==> flow/design.v <==
`timescale 1ns / 1ps
module baud_gen #(parameter [16:0]  freq= 115200)   
( 
    input clk, 
    input rst, 
    input baud_en, 
    output count_8x_ready, 
    output count_baud_ready 
); 
    localparam integer clk_freq = 100000000;  
    reg count_8x_ready_reg,count_baud_ready_reg; 
    reg [13:0] counter_8x; 
    reg [2:0] counter_baud; 
    always @(posedge clk) begin 
        if(rst==1'b1) begin 
            counter_baud <= 3'b0;  
            count_baud_ready_reg <= 0;  
            counter_8x <= 13'b0;  
            count_8x_ready_reg <= 0;  
        end 
        else if (baud_en == 1) begin 
            if(counter_8x ==((clk_freq/(freq*8))-1)) begin  
                counter_8x <= 13'b0; 
                count_8x_ready_reg <= 1; 
                if(counter_baud == 7) begin 
                    counter_baud <= 3'b0; 
                    count_baud_ready_reg <= 1; 
                end 
                else begin  
                    counter_baud <= counter_baud + 1; 
                    count_baud_ready_reg <= 0; 
                end 
            end 
            else begin  
                counter_8x <= counter_8x + 1; 
                count_8x_ready_reg <= 0; 
                count_baud_ready_reg <= 0; 
            end 
        end  
        else begin 
            count_8x_ready_reg <= 0; 
            counter_8x <= 13'b0; 
            counter_baud <= 3'b0; 
            count_baud_ready_reg <= 0; 
        end      
    end 
    assign count_8x_ready = count_8x_ready_reg; 
    assign count_baud_ready = count_baud_ready_reg; 
endmodule   
`timescale 1ns / 1ps
module uart_rx #(
    parameter [16:0] freq = 115200
)(
    input  wire       clk,
    input  wire       rst,
    input  wire       d_in,
    input  wire       rx_en,
    input  wire       rx_count_8x_ready,
    input  wire       rx_count_baud_ready,
    output reg        rx_baud_en,
    output reg  [7:0] d_out,
    output reg        start,
    output reg        busy,
    output wire       done
);
    reg done_reg;
    reg [2:0] bit_in;          
    reg [2:0] sample_cnt;      
    reg [3:0] ones_cnt;        
    reg [2:0] half_cnt;        
    reg [7:0] shift_reg;
    localparam IDLE  = 2'b00;
    localparam START = 2'b01;
    localparam DATA  = 2'b10;
    localparam STOP  = 2'b11;
    reg [1:0] state;
    assign done = done_reg;
    always @(posedge clk) begin
        if (rst) begin
            state      <= IDLE;
            d_out      <= 8'h00;
            shift_reg  <= 8'h00;
            start      <= 1'b0;
            busy       <= 1'b0;
            done_reg   <= 1'b0;
            rx_baud_en <= 1'b0;
            bit_in     <= 3'd0;
            sample_cnt <= 3'd0;
            ones_cnt   <= 4'd0;
            half_cnt   <= 3'd0;
        end else begin
            done_reg <= 1'b0;  
            case (state)
                IDLE: begin
                    start      <= 1'b0;
                    busy       <= 1'b0;
                    rx_baud_en <= 1'b0;
                    bit_in     <= 3'd0;
                    sample_cnt <= 3'd0;
                    ones_cnt   <= 4'd0;
                    half_cnt   <= 3'd0;
                    if (rx_en && (d_in == 1'b0)) begin
                        state      <= START;
                        start      <= 1'b1;
                        busy       <= 1'b1;
                        rx_baud_en <= 1'b1;
                        half_cnt   <= 3'd0;
                        sample_cnt <= 3'd0;  
                    end
                end
                START: begin
                    start <= 1'b1;
                    busy  <= 1'b1;
                    if (rx_count_8x_ready) begin
                        if (half_cnt < 3'd3) begin
                            half_cnt <= half_cnt + 1'b1;    
                        end else begin
                            if (d_in == 1'b0) begin
                                state      <= DATA;
                                start      <= 1'b0;
                                bit_in     <= 3'd0;
                                sample_cnt <= 3'd0;
                            end else begin
                                state      <= IDLE;
                                start      <= 1'b0;
                                busy       <= 1'b0;
                                rx_baud_en <= 1'b0;
                            end
                        end
                    end
                end
                DATA: begin
                    busy <= 1'b1;
                    if (rx_count_8x_ready) begin
                        if (sample_cnt == 3'd7) begin
                            shift_reg <= { d_in, shift_reg[7:1] };
                            sample_cnt <= 3'd0;
                            if (bit_in == 3'd7) begin
                                state  <= STOP;
                                bit_in <= 3'd0;
                            end else begin
                                bit_in <= bit_in + 1'b1;
                            end
                        end else begin
                            sample_cnt <= sample_cnt + 1'b1;
                        end
                    end
                end
                STOP: begin
                    busy <= 1'b1;
                    if (rx_count_baud_ready) begin
                        d_out      <= shift_reg;
                        done_reg   <= 1'b1;
                        busy       <= 1'b0;
                        rx_baud_en <= 1'b0;
                        state      <= IDLE;
                    end
                end
                default: state <= IDLE;
            endcase
        end
    end
endmodule
`timescale 1ns / 1ps
module uart_top #(
    parameter [16:0] freq = 115200
)(
    input  wire       clk,
    input  wire       rst,
    input  wire       tx_en,
    input  wire       rx_en,
    input  wire [7:0] tx_d_in,
    input  wire       rx_serial_in,
    output wire       tx_serial_out,
    output wire [7:0] rx_d_out,
    output wire       tx_start,
    output wire       tx_busy,
    output wire       tx_done,
    output wire       rx_start,
    output wire       rx_busy,
    output wire       rx_done
);
    wire count_8x_ready;
    wire count_baud_ready;
    wire tx_baud_en;
    wire rx_baud_en;
    wire baud_en_top;
    assign baud_en_top = tx_baud_en | rx_baud_en;    
    baud_gen #(.freq(freq)) u_baud (
        .clk             (clk),
        .rst             (rst),
        .baud_en         (baud_en_top),
        .count_8x_ready  (count_8x_ready),
        .count_baud_ready(count_baud_ready)
    );
    uart_tx #(.freq(freq)) u_tx (
        .clk               (clk),
        .rst               (rst),
        .d_in              (tx_d_in),
        .tx_en             (tx_en),
        .tx_count_baud_ready(count_baud_ready),
        .tx_baud_en        (tx_baud_en),
        .seri_out          (tx_serial_out),
        .start             (tx_start),
        .busy              (tx_busy),
        .done              (tx_done)
    );
    uart_rx #(.freq(freq)) u_rx (
        .clk                (clk),
        .rst                (rst),
        .d_in               (rx_serial_in),
        .rx_en              (rx_en),
        .rx_count_8x_ready  (count_8x_ready),
        .rx_count_baud_ready(count_baud_ready),
        .rx_baud_en         (rx_baud_en),
        .d_out              (rx_d_out),
        .start              (rx_start),
        .busy               (rx_busy),
        .done               (rx_done)
    );
endmodule
`timescale 1ns / 1ps
module uart_tx #(
    parameter [16:0] freq = 115200
)(
    input  wire       clk,
    input  wire       rst,
    input  wire [7:0] d_in,
    input  wire       tx_en,
    input  wire       tx_count_baud_ready,
    output reg        tx_baud_en,
    output wire       seri_out,
    output reg        start,
    output reg        busy,
    output wire       done
);
    reg done_reg;
    reg seri_out_reg;
    reg [2:0] bit_in;
    reg [7:0] buffer;
    localparam IDLE  = 2'b00;
    localparam START = 2'b01;
    localparam DATA  = 2'b10;
    localparam STOP  = 2'b11;
    reg [1:0] state;
    assign seri_out = seri_out_reg;
    assign done     = done_reg;
    always @(posedge clk) begin
        if (rst) begin
            state        <= IDLE;
            done_reg     <= 1'b0;
            start        <= 1'b0;
            busy         <= 1'b0;
            seri_out_reg <= 1'b1;   
            tx_baud_en   <= 1'b0;
            bit_in       <= 3'd0;
            buffer       <= 8'h00;
        end else begin
            case (state)
                IDLE: begin
                    done_reg     <= 1'b0;
                    seri_out_reg <= 1'b1;
                    tx_baud_en   <= 1'b0;
                    busy         <= 1'b0;
                    start        <= 1'b0;
                    if (tx_en) begin
                        state  <= START;
                        buffer <= d_in;
                        bit_in <= 3'd0;
                    end
                end
                START: begin
                    start        <= 1'b1;
                    busy         <= 1'b1;
                    seri_out_reg <= 1'b0;    
                    tx_baud_en   <= 1'b1;    
                    if (tx_count_baud_ready) begin
                        state <= DATA;
                    end
                end
                DATA: begin
                    start        <= 1'b0;
                    busy         <= 1'b1;
                    seri_out_reg <= buffer[0];  
                    if (tx_count_baud_ready) begin
                        if (bit_in == 3'd7) begin
                            state  <= STOP;
                            bit_in <= 3'd0;
                        end else begin
                            buffer <= buffer >> 1;
                            bit_in <= bit_in + 1'b1;
                        end
                    end
                end
                STOP: begin
                    busy         <= 1'b1;
                    seri_out_reg <= 1'b1;  
                    if (tx_count_baud_ready) begin
                        state      <= IDLE;
                        tx_baud_en <= 1'b0;
                        busy       <= 1'b0;
                        done_reg   <= 1'b1;  
                    end else begin
                        done_reg <= 1'b0;
                    end
                end
                default: state <= IDLE;
            endcase
        end
    end
endmodule
# ---- From RTL to reports: uart_top
# Tool output for the design above, in the order of the flow.
# Line numbers count from 1 in the design file above.
# Operators: Yosys type, input widths -> output width; for muxes data width and select width s.
# Library cell names are shortened.
# The mark n/a stands for no value.
dict set report setup {
  top_module {uart_top}
  clock_port {clk}
  library {sky130hd}
  lib_corner {tt_025C_1v80}
}

# ---- After elaboration
# Yosys after proc, flatten, opt, wreduce and memory -nomap, before mapping. Memory bits, and registers merged into a memory's read port (data or address), are not among the register bits. Print and check cells are not counted.
dict set report bits {
  clocked_rd_ports_x_width 0
  regBits 68
  ramBits 0
  memories 0
  latchBits 0
  romBits 0
}
dict set report op_classes {
  reduce_logical 30
  equal 27
  shift 0
  mux 58
  n_logic 5
  n_addsub 6
  mul 0
  n_cmp 1
  div 0
}
# operator n
set ops {}
lappend ops {{$mux 3} 14}
lappend ops {{$mux 2} 12}
lappend ops {{$mux 8} 3}
lappend ops {{$ne 2x2->1 const B} 11}
lappend ops {{$pmux 3 s3} 2}
lappend ops {{$pmux 8 s2} 1}
lappend ops {{$pmux 2 s4} 2}
lappend ops {{$add 3x1->3 const B} 5}
lappend ops {{$add 14x1->14 const B} 1}
lappend ops {{$eq 14x7->1 const B} 1}
lappend ops {{$mux 1} 14}
lappend ops {{$eq 3x3->1 const B} 4}
lappend ops {{$reduce_and 6->1} 2}
lappend ops {{$pmux 3 s2} 2}
lappend ops {{$pmux 1 s3} 4}
lappend ops {{$ne 2x1->1 const B} 5}
lappend ops {{$reduce_or 2->1} 5}
lappend ops {{$reduce_and 5->1} 2}
lappend ops {{$reduce_and 3->1} 3}
lappend ops {{$reduce_bool 3->1} 3}
lappend ops {{$eq 2x2->1 const B} 4}
lappend ops {{$reduce_bool 2->1} 4}
lappend ops {{$reduce_bool 4->1} 2}
lappend ops {{$reduce_and 8->1} 1}
lappend ops {{$reduce_or 3->1} 2}
lappend ops {{$pmux 1 s2} 3}
lappend ops {{$not 1->1} 4}
lappend ops {{$eq 2x1->1 const B} 2}
# Other operator kinds: 7; their cells: 9.

# ---- Longest topological paths
# Yosys ltp: most cells in a row. Word level: on the elaborated netlist, between registers, memories and ports. Mapped: between sequential cells and ports; inverters and the memories' decode and read muxes count.
dict set report logic_depth {
  word_depth 5
  ABC_AREA 1
  mapped_depth 8
  mapped_depth_nobuf 8
}

# ---- Mapped cells and area
# The flow's flattened synthesis, as Yosys stat reports it; memories are mapped. The netlist is that of the ABC_AREA named above (0 if unset); the other value can give another one.
# The area totals of this step are shown rounded.
dict set report synth_totals {
  synth_area_um2 3100
  buf_cells 11
  mapped_cells 421
  ffs 72
  sequential_area_um2 1400
}
# cell n
set by_type {}
lappend by_type {dfxtp_1 72}
lappend by_type {nand2_1 98}
lappend by_type {nor2_1 61}
lappend by_type {o21ai_0 31}
lappend by_type {inv_1 41}
lappend by_type {ha_1 10}
lappend by_type {a21oi_1 24}
lappend by_type {nand3_1 23}
lappend by_type {nand4_1 8}
lappend by_type {nor2_2 5}
lappend by_type {xor2_1 3}
lappend by_type {nand2_2 4}
lappend by_type {nor3b_1 3}
lappend by_type {buf_2 4}
lappend by_type {clkbuf_1 5}
lappend by_type {o32ai_1 2}
lappend by_type {xnor2_1 2}
lappend by_type {nor3_4 1}
# Other cell types: 15; their cells: 24.

# ---- Timing after synthesis
# OpenSTA on the mapped netlist: ideal clock, no wires. The path of least setup slack (recovery checks aside). Input and output delay are each 20% of the period. Register names are those of the netlist, which keeps one name where synthesis merged equal registers.
dict set report synth_timing {
  path_type {in2reg}
  start {input port rst}
  end {register u_baud.counter_8x[2]}
  path_slack_ns 1.623
  n_path_buf 2
  launch_ns 0.608
  path_delay_ns 0.810
  setup_time_ns 0.070
  t_required_ns 2.970
  arrival_ns 1.348
  path_stages 5
  clock_period_ns 3.04
  period_less_setup_slack_ns 1.417
}
# "path_delay_ns" = arrival - input delay + setup time.
# "path_stages" counts driving pins, that of a launching flip-flop among them; a cell with two outputs on the path counts twice.
# "period_less_setup_slack_ns" is the clock period less the worst setup slack; recovery checks do not enter. This is arithmetic on one report: input and output delays are still those of the set period (20% each).
# The rows between start and end are the longest chain of elaborated cells between them; the timing report does not say that the signal goes this way. Where chains are equally long, one stands for them.
# Each line given opens the expression or statement behind the cell; cells for indexed reads and writes are added by Yosys, which also makes memories of some case tables.
# At most two assigning lines are given for a register; there are more.
dict set report synth_between {
  cell_sequence {buf_2 nor2_2 nand2_2 buf_6 a21oi_1}
  elab_chain_len 1
}
# element line
set synth_rtl {}
lappend synth_rtl {{from (decl)} 169} ;# input  wire       rst,
lappend synth_rtl {{$reduce_or 3->1} n/a}
lappend synth_rtl {{to (assign)} 18} ;# counter_8x <= 13'b0;
lappend synth_rtl {{to (assign)} 35} ;# counter_8x <= counter_8x + 1;
lappend synth_rtl {{to (decl)} 12} ;# reg [13:0] counter_8x;

# ---- Path in the finished layout
# From the final timing report of record 1: the path of least setup slack in the routed layout; clock arrival at registers is part of the times.
dict set report layout_timing {
  path_type {reg2out}
  start {register u_tx.start}
  end {output port tx_start}
  path_slack_ns 0.90
  path_stages 2
  clock_period_ns 2.67
  arrival_ns 1.23
  launch_ns 0.34
  n_path_buf 1
  t_required_ns 2.14
}
# At most two assigning lines are given for a register; there are more.
dict set report layout_between {
  cell_sequence {dfxtp_1 clkdlybuf4s50_1}
  elab_chain_len 0
}
# element line
set layout_rtl {}
lappend layout_rtl {{from (decl)} 233} ;# output reg        start,
lappend layout_rtl {{from (assign)} 252} ;# start        <= 1'b0;
lappend layout_rtl {{from (assign)} 265} ;# start        <= 1'b0;
lappend layout_rtl {{to (decl)} 176} ;# output wire       tx_start,

; Flow measurements of uart_top on sky130hd: 2 stored runs with different settings, listed in no order. Input and output delays are each 20% of the period that was set; the output load is 0.01 pF.
; "timing.achieved_period_ns" is the run's clock period less its worst setup slack. It is reckoned from that one timing run; input and output delays stay at 20% of the period that was set.
; By "design_power_mw" is meant OpenSTA's value without simulated activity: inputs other than the clock are taken to toggle once in ten clock periods, and the tool carries that through the logic.
; The results are shown rounded.

[record 1: settings]
period_ns = 2.67
CORE_UTILIZATION = 54
SETUP_SLACK_MARGIN = 0.24
PLACE_DENSITY = 0.47
CORE_ASPECT_RATIO = 0.95
TNS_END_PERCENT = 10
ABC_AREA = 1
GPL_ROUTABILITY_DRIVEN = 0
CAP_MARGIN = 40
CORE_MARGIN = 2
SLEW_MARGIN = 20
[record 1: results]
synth_area_um2 = 3100
dieArea_um2 = 6400
stdcell_area_um2 = 3600
ws_setup_ns = 0.90
timing.setup.tns_ns = 0.000
hold_worst_slack_ns = 0.45
design_power_mw = 2.2
timing.achieved_period_ns = 1.767

[record 2: settings]
period_ns = 1.65
CORE_UTILIZATION = 41
SETUP_SLACK_MARGIN = -0.06
PLACE_DENSITY_LB_ADDON = 0.04
CORE_ASPECT_RATIO = 1.96
TNS_END_PERCENT = 55
ABC_AREA = 1
CTS_CLUSTER_SIZE = 33
MIN_ROUTING_LAYER = met1
MAX_ROUTING_LAYER = met5
CAP_MARGIN = 20
CORE_MARGIN = 2
SLEW_MARGIN = 20
[record 2: results]
synth_area_um2 = 3100
dieArea_um2 = 8300
stdcell_area_um2 = 3800
ws_setup_ns = 0.10
timing.setup.tns_ns = 0.000
hold_worst_slack_ns = 0.45
design_power_mw = 4.1
timing.achieved_period_ns = 1.548
